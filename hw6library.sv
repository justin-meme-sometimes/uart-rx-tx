==> flow/design.v <==
`default_nettype none
module MagComp
  #(parameter   WIDTH = 8)
  (output logic             AltB, AeqB, AgtB,
   input  logic [WIDTH-1:0] A, B);
  assign AeqB = (A == B);
  assign AltB = (A <  B);
  assign AgtB = (A >  B);
endmodule: MagComp
module Adder
  #(parameter WIDTH=8)
  (input  logic [WIDTH-1:0] A, B,
   input  logic             cin,
   output logic [WIDTH-1:0] sum,
   output logic             cout);
   assign {cout, sum} = A + B + cin;
endmodule : Adder
module Multiplexer
  #(parameter WIDTH=8)
  (input  logic [WIDTH-1:0]         I,
   input  logic [$clog2(WIDTH)-1:0] S,
   output logic                     Y);
   assign Y = I[S];
endmodule : Multiplexer
module Mux2to1
  #(parameter WIDTH = 8)
  (input  logic [WIDTH-1:0] I0, I1,
   input  logic             S,
   output logic [WIDTH-1:0] Y);
  assign Y = (S) ? I1 : I0;
endmodule : Mux2to1
module Decoder
  #(parameter WIDTH=8)
  (input  logic [$clog2(WIDTH)-1:0] I,
   input  logic                     en,
   output logic [WIDTH-1:0]         D);
  always_comb begin
    D = '0;
    if (en)
      D[I] = 1'b1;
  end
endmodule : Decoder
module DFlipFlop
  (input  logic D,
   input  logic preset_L, reset_L, clock,
   output logic Q);
  always_ff @(posedge clock, negedge preset_L, negedge reset_L)
    if (~preset_L & reset_L)
      Q <= 1'b1;
    else if (~reset_L & preset_L)
      Q <= 1'b0;
    else if (~reset_L & ~preset_L)
      Q <= 1'bX;
    else
      Q <= D;
endmodule : DFlipFlop
module Register
  #(parameter WIDTH=8)
  (input  logic [WIDTH-1:0] D,
   input  logic en, clear, clock,
   output logic [WIDTH-1:0] Q);
  always_ff @(posedge clock)
    if (en)
      Q <= D;
    else if (clear)
      Q <= '0;
endmodule : Register
module Counter
  #(parameter WIDTH=8)
  (input  logic [WIDTH-1:0] D,
   input  logic             en, clear, load, clock, up,
   output logic [WIDTH-1:0] Q);
  always_ff @(posedge clock)
    if (clear)
      Q <= {WIDTH {1'b0}};
    else if (load)
      Q <= D;
    else if (en)
      if (up)
        Q <= Q + 1'b1;
      else
        Q <= Q - 1'b1;
endmodule : Counter
module Synchronizer
  (input  logic async, clock,
   output logic sync);
  logic metastable;
  DFlipFlop one(.D(async),
                .Q(metastable),
                .clock,
                .preset_L(1'b1), 
                .reset_L(1'b1)
               );
  DFlipFlop two(.D(metastable),
                .Q(sync),
                .clock,
                .preset_L(1'b1), 
                .reset_L(1'b1)
               );
endmodule : Synchronizer
module ShiftRegister_PIPO
  #(parameter WIDTH=8)
  (input  logic [WIDTH-1:0] D,
   input  logic             en, left, load, clock,
   output logic [WIDTH-1:0] Q);
  always_ff @(posedge clock)
    if (load)
      Q <= D;
    else if (en)
      if (left)
        Q <= {Q[WIDTH-2:0], 1'b0};
      else
        Q <= {1'b0, Q[WIDTH-1:1]};
endmodule : ShiftRegister_PIPO
module ShiftRegister_SIPO
  #(parameter WIDTH=8)
  (input  logic             serial,
   input  logic             en, left, clock,
   output logic [WIDTH-1:0] Q);
  always_ff @(posedge clock)
    if (en)
      if (left)
        Q <= {Q[WIDTH-2:0], serial};
      else
        Q <= {serial, Q[WIDTH-1:1]};
endmodule : ShiftRegister_SIPO
module BarrelShiftRegister
  #(parameter WIDTH=8)
  (input  logic [WIDTH-1:0] D,
   input  logic             en, load, clock,
   input  logic [      1:0] by,
   output logic [WIDTH-1:0] Q);
  logic [WIDTH-1:0] shifted;
  always_comb
    case (by)
      default: shifted = Q;
      2'b01: shifted = {Q[WIDTH-2:0], 1'b0};
      2'b10: shifted = {Q[WIDTH-3:0], 2'b0};
      2'b11: shifted = {Q[WIDTH-4:0], 3'b0};
    endcase
  always_ff @(posedge clock)
    if (load)
        Q <= D;
    else if (en)
        Q <= shifted;
endmodule : BarrelShiftRegister
# --- Reports on Counter ---
# What the tools print for Counter, step after step.
# Line numbers count from 1 in the design file above.
inputs:
  top_module: "Counter"
  clock: "clock"
  lib: "sky130hd"
  lib_corner: "tt_025C_1v80"

# --- After elaboration ---
# Yosys after proc, flatten, opt, wreduce and memory -nomap, before mapping. Memory bits, and registers merged into a memory's read port (data or address), are not among the register bits. Print and check cells are not counted. Equal cells are merged and count once.
op_classes:
  addsub: 2
  n_mux: 3
  reduce_logical: 1
op_table:
  columns: ["op", "count"]
  rows:
  - ["8-bit two-way mux", 3]
  - ["8-bit by 1-bit adder with 8-bit output (second input constant)", 1]
  - ["8-bit by 1-bit subtractor with 8-bit output (second input constant)", 1]
  - ["2-bit nonzero test", 1]
bits:
  register_bits: 8
  in_bits: 13
  output_inout_bits: 8
  word_cells: 7

# --- Depth ---
# Yosys ltp: most cells in a row. Word level: on the elaborated netlist, between registers, memories and ports. Mapped: between sequential cells and ports; inverters and the memories' decode and read muxes count.
depth:
  depth_word: 4
  ABC_AREA: 0
  ltp_mapped: 6

# --- After synthesis ---
# Yosys stat after the flow's synthesis: flattened, memories mapped to cells. It holds for the ABC_AREA given above (unset counts as 0); a run with the other value may have another netlist.
mapped:
  cells: 85
  yosys_area_um2: 714.4
  flip_flops: 8
by_type:
  columns: ["cell", "count"]
  rows:
  - ["sky130_fd_sc_hd__dfxtp_1", 8]
  - ["sky130_fd_sc_hd__a21oi_1", 15]
  - ["sky130_fd_sc_hd__ha_1", 6]
  - ["sky130_fd_sc_hd__nor3b_1", 5]
  - ["sky130_fd_sc_hd__nor2_1", 8]
  - ["sky130_fd_sc_hd__o21a_1", 4]
  - ["sky130_fd_sc_hd__xnor2_1", 3]
  - ["sky130_fd_sc_hd__fa_1", 1]
  - ["sky130_fd_sc_hd__a211o_1", 2]
  - ["sky130_fd_sc_hd__or3b_2", 2]
  - ["sky130_fd_sc_hd__a211oi_1", 2]
  - ["sky130_fd_sc_hd__o211ai_1", 2]
  - ["sky130_fd_sc_hd__nor3b_2", 1]
  - ["sky130_fd_sc_hd__buf_6", 1]
  - ["sky130_fd_sc_hd__mux2_2", 1]
  - ["sky130_fd_sc_hd__or3b_4", 1]
  - ["sky130_fd_sc_hd__and4b_1", 1]
  - ["sky130_fd_sc_hd__mux2i_1", 1]
# Not listed: further types 17, cells in them 21.

# --- Path before layout ---
# Path of least setup slack by OpenSTA after synthesis, without wires, with an ideal clock, recovery checks aside; 20% of the period is set as input and as output delay. Where synthesis merged equal registers, the netlist keeps one of their names.
synth_path:
  kind: "input to register"
  from: "input up"
  to: "register Q[7]"
  clock_period_ns: 1.92
  input_delay_ns: 0.384
  setup_ns: 0.079
  launch_ns: 0.384
  arrival_time_ns: 1.741
  path_slack_ns: 0.100
  path_delay_ns: 1.436
  path_stages: 6
  path_buffers: 0
  period_less_setup_slack_ns: 1.82
# "path_delay_ns" = arrival - input delay + setup time.
# "path_stages": output pins that drive a net of the path, with the launching flip-flop's if there is one; two outputs of one cell count as two.
# "period_less_setup_slack_ns" = period - worst setup slack (recovery checks aside). The figure is calculated, with input and output delays left at 20% of the set period.
# The rows between start and end are the longest chain of elaborated cells between them; the timing report does not say that the signal goes this way. Where chains are equally long, one stands for them.
# A line is the first line of the expression or statement that the cell stems from. Yosys adds cells for indexed reads and writes and turns some case tables into memories.
# At most two assigning lines are given for a register; there are more.
synth_between:
  cell_sequence: "sky130_fd_sc_hd__inv_1 sky130_fd_sc_hd__ha_1 sky130_fd_sc_hd__a211o_1 sky130_fd_sc_hd__a41oi_1 sky130_fd_sc_hd__mux2_2 sky130_fd_sc_hd__o211ai_1"
  elab_chain_cells: 3
synth_rtl:
  columns: ["item", "line_no", "source"]
  rows:
  - ["start, declared", 71, "input  logic             en, clear, load, clock, up,"]
  - ["8-bit two-way mux", 79, "if (up)"]
  - ["8-bit two-way mux", 78, "else if (en)"]
  - ["8-bit two-way mux", 76, "else if (load)"]
  - ["end, assigned", 80, "Q <= Q + 1'b1;"]
  - ["end, assigned", 82, "Q <= Q - 1'b1;"]
  - ["end, declared", 72, "output logic [WIDTH-1:0] Q);"]

# --- Timing after layout ---
# From the final timing report of flow run 2: the path of least setup slack in the routed layout; clock arrival at registers is part of the times.
layout_path:
  kind: "input to register"
  from: "input load"
  to: "register Q[7]"
  clock_period_ns: 2.28
  input_delay_ns: 0.46
  setup_ns: 0.07
  launch_ns: 0.46
  arrival_time_ns: 2.04
  path_slack_ns: 0.43
  path_stages: 5
  path_buffers: 1
# The rows between start and end are the longest chain of elaborated cells between them; the timing report does not say that the signal goes this way. Where chains are equally long, one stands for them.
# At most two assigning lines are given for a register; there are more.
layout_between:
  cell_sequence: "sky130_fd_sc_hd__clkdlybuf4s50_1 sky130_fd_sc_hd__nor3b_2 sky130_fd_sc_hd__o211ai_1 sky130_fd_sc_hd__mux2_2 sky130_fd_sc_hd__o211ai_1"
  elab_chain_cells: 1
layout_rtl:
  columns: ["item", "line_no", "source"]
  rows:
  - ["start, declared", 71, "input  logic             en, clear, load, clock, up,"]
  - ["8-bit two-way mux", 76, "else if (load)"]
  - ["end, assigned", 80, "Q <= Q + 1'b1;"]
  - ["end, assigned", 82, "Q <= Q - 1'b1;"]
  - ["end, declared", 72, "output logic [WIDTH-1:0] Q);"]

# Design Counter on sky130hd. What follows are 2 stored runs of the flow, each under its own settings; their order means nothing. The constraints put input and output delay at 20% of the set period each and load the outputs with 0.01 pF.
# "worst_path_time_ns": the worst setup path's part of the clock period (all of it between registers, 20% less for each end at a port) less its slack. A launch clock that arrives late makes it longer, a capture clock that arrives late makes it shorter.
# By "design_power_uw" is meant OpenSTA's value without simulated activity: inputs other than the clock are taken to toggle once in ten clock periods, and the tool carries that through the logic.
runs:
  - name: "flow run 1"
    settings:
      period_ns: 2.33
      CORE_UTILIZATION: 72
      SETUP_SLACK_MARGIN: 0.54
      PLACE_DENSITY_LB_ADDON: 0.22
      CORE_ASPECT_RATIO: 0.93
      CELL_PAD_IN_SITES_GLOBAL_PLACEMENT: 0
      GPL_TIMING_DRIVEN: 0
      GPL_ROUTABILITY_DRIVEN: 0
      CTS_CLUSTER_DIAMETER: 61
      MIN_ROUTING_LAYER: "met2"
      CAP_MARGIN: 20
      CORE_MARGIN: 2
      SLEW_MARGIN: 20
    outcome: "not finished: floorplanning ended with error PDN-0185"
  - name: "flow run 2"
    settings:
      period_ns: 2.28
      CORE_UTILIZATION: 47
      SETUP_SLACK_MARGIN: 0.42
      PLACE_DENSITY_LB_ADDON: 0.06
      HOLD_SLACK_MARGIN: -0.0
      CORE_ASPECT_RATIO: 1.36
      CORE_MARGIN: 9
      TNS_END_PERCENT: 10
      GPL_ROUTABILITY_DRIVEN: 1
      CTS_CLUSTER_SIZE: 77
      CAP_MARGIN: 40
      SLEW_MARGIN: 5
      MAX_ROUTING_LAYER: "met4"
    results:
      yosys_chip_area_um2: 714.4
      design_die_area_um2: 3264.3
      cell_area_final_um2: 1182.4
      fin_ws_ns: 0.430
      final_setup_tns_ns: 0.000
      ws_hold_ns: 0.725
      design_power_uw: 560.9
      worst_path_time_ns: 1.39
      path_kind: "input to register"
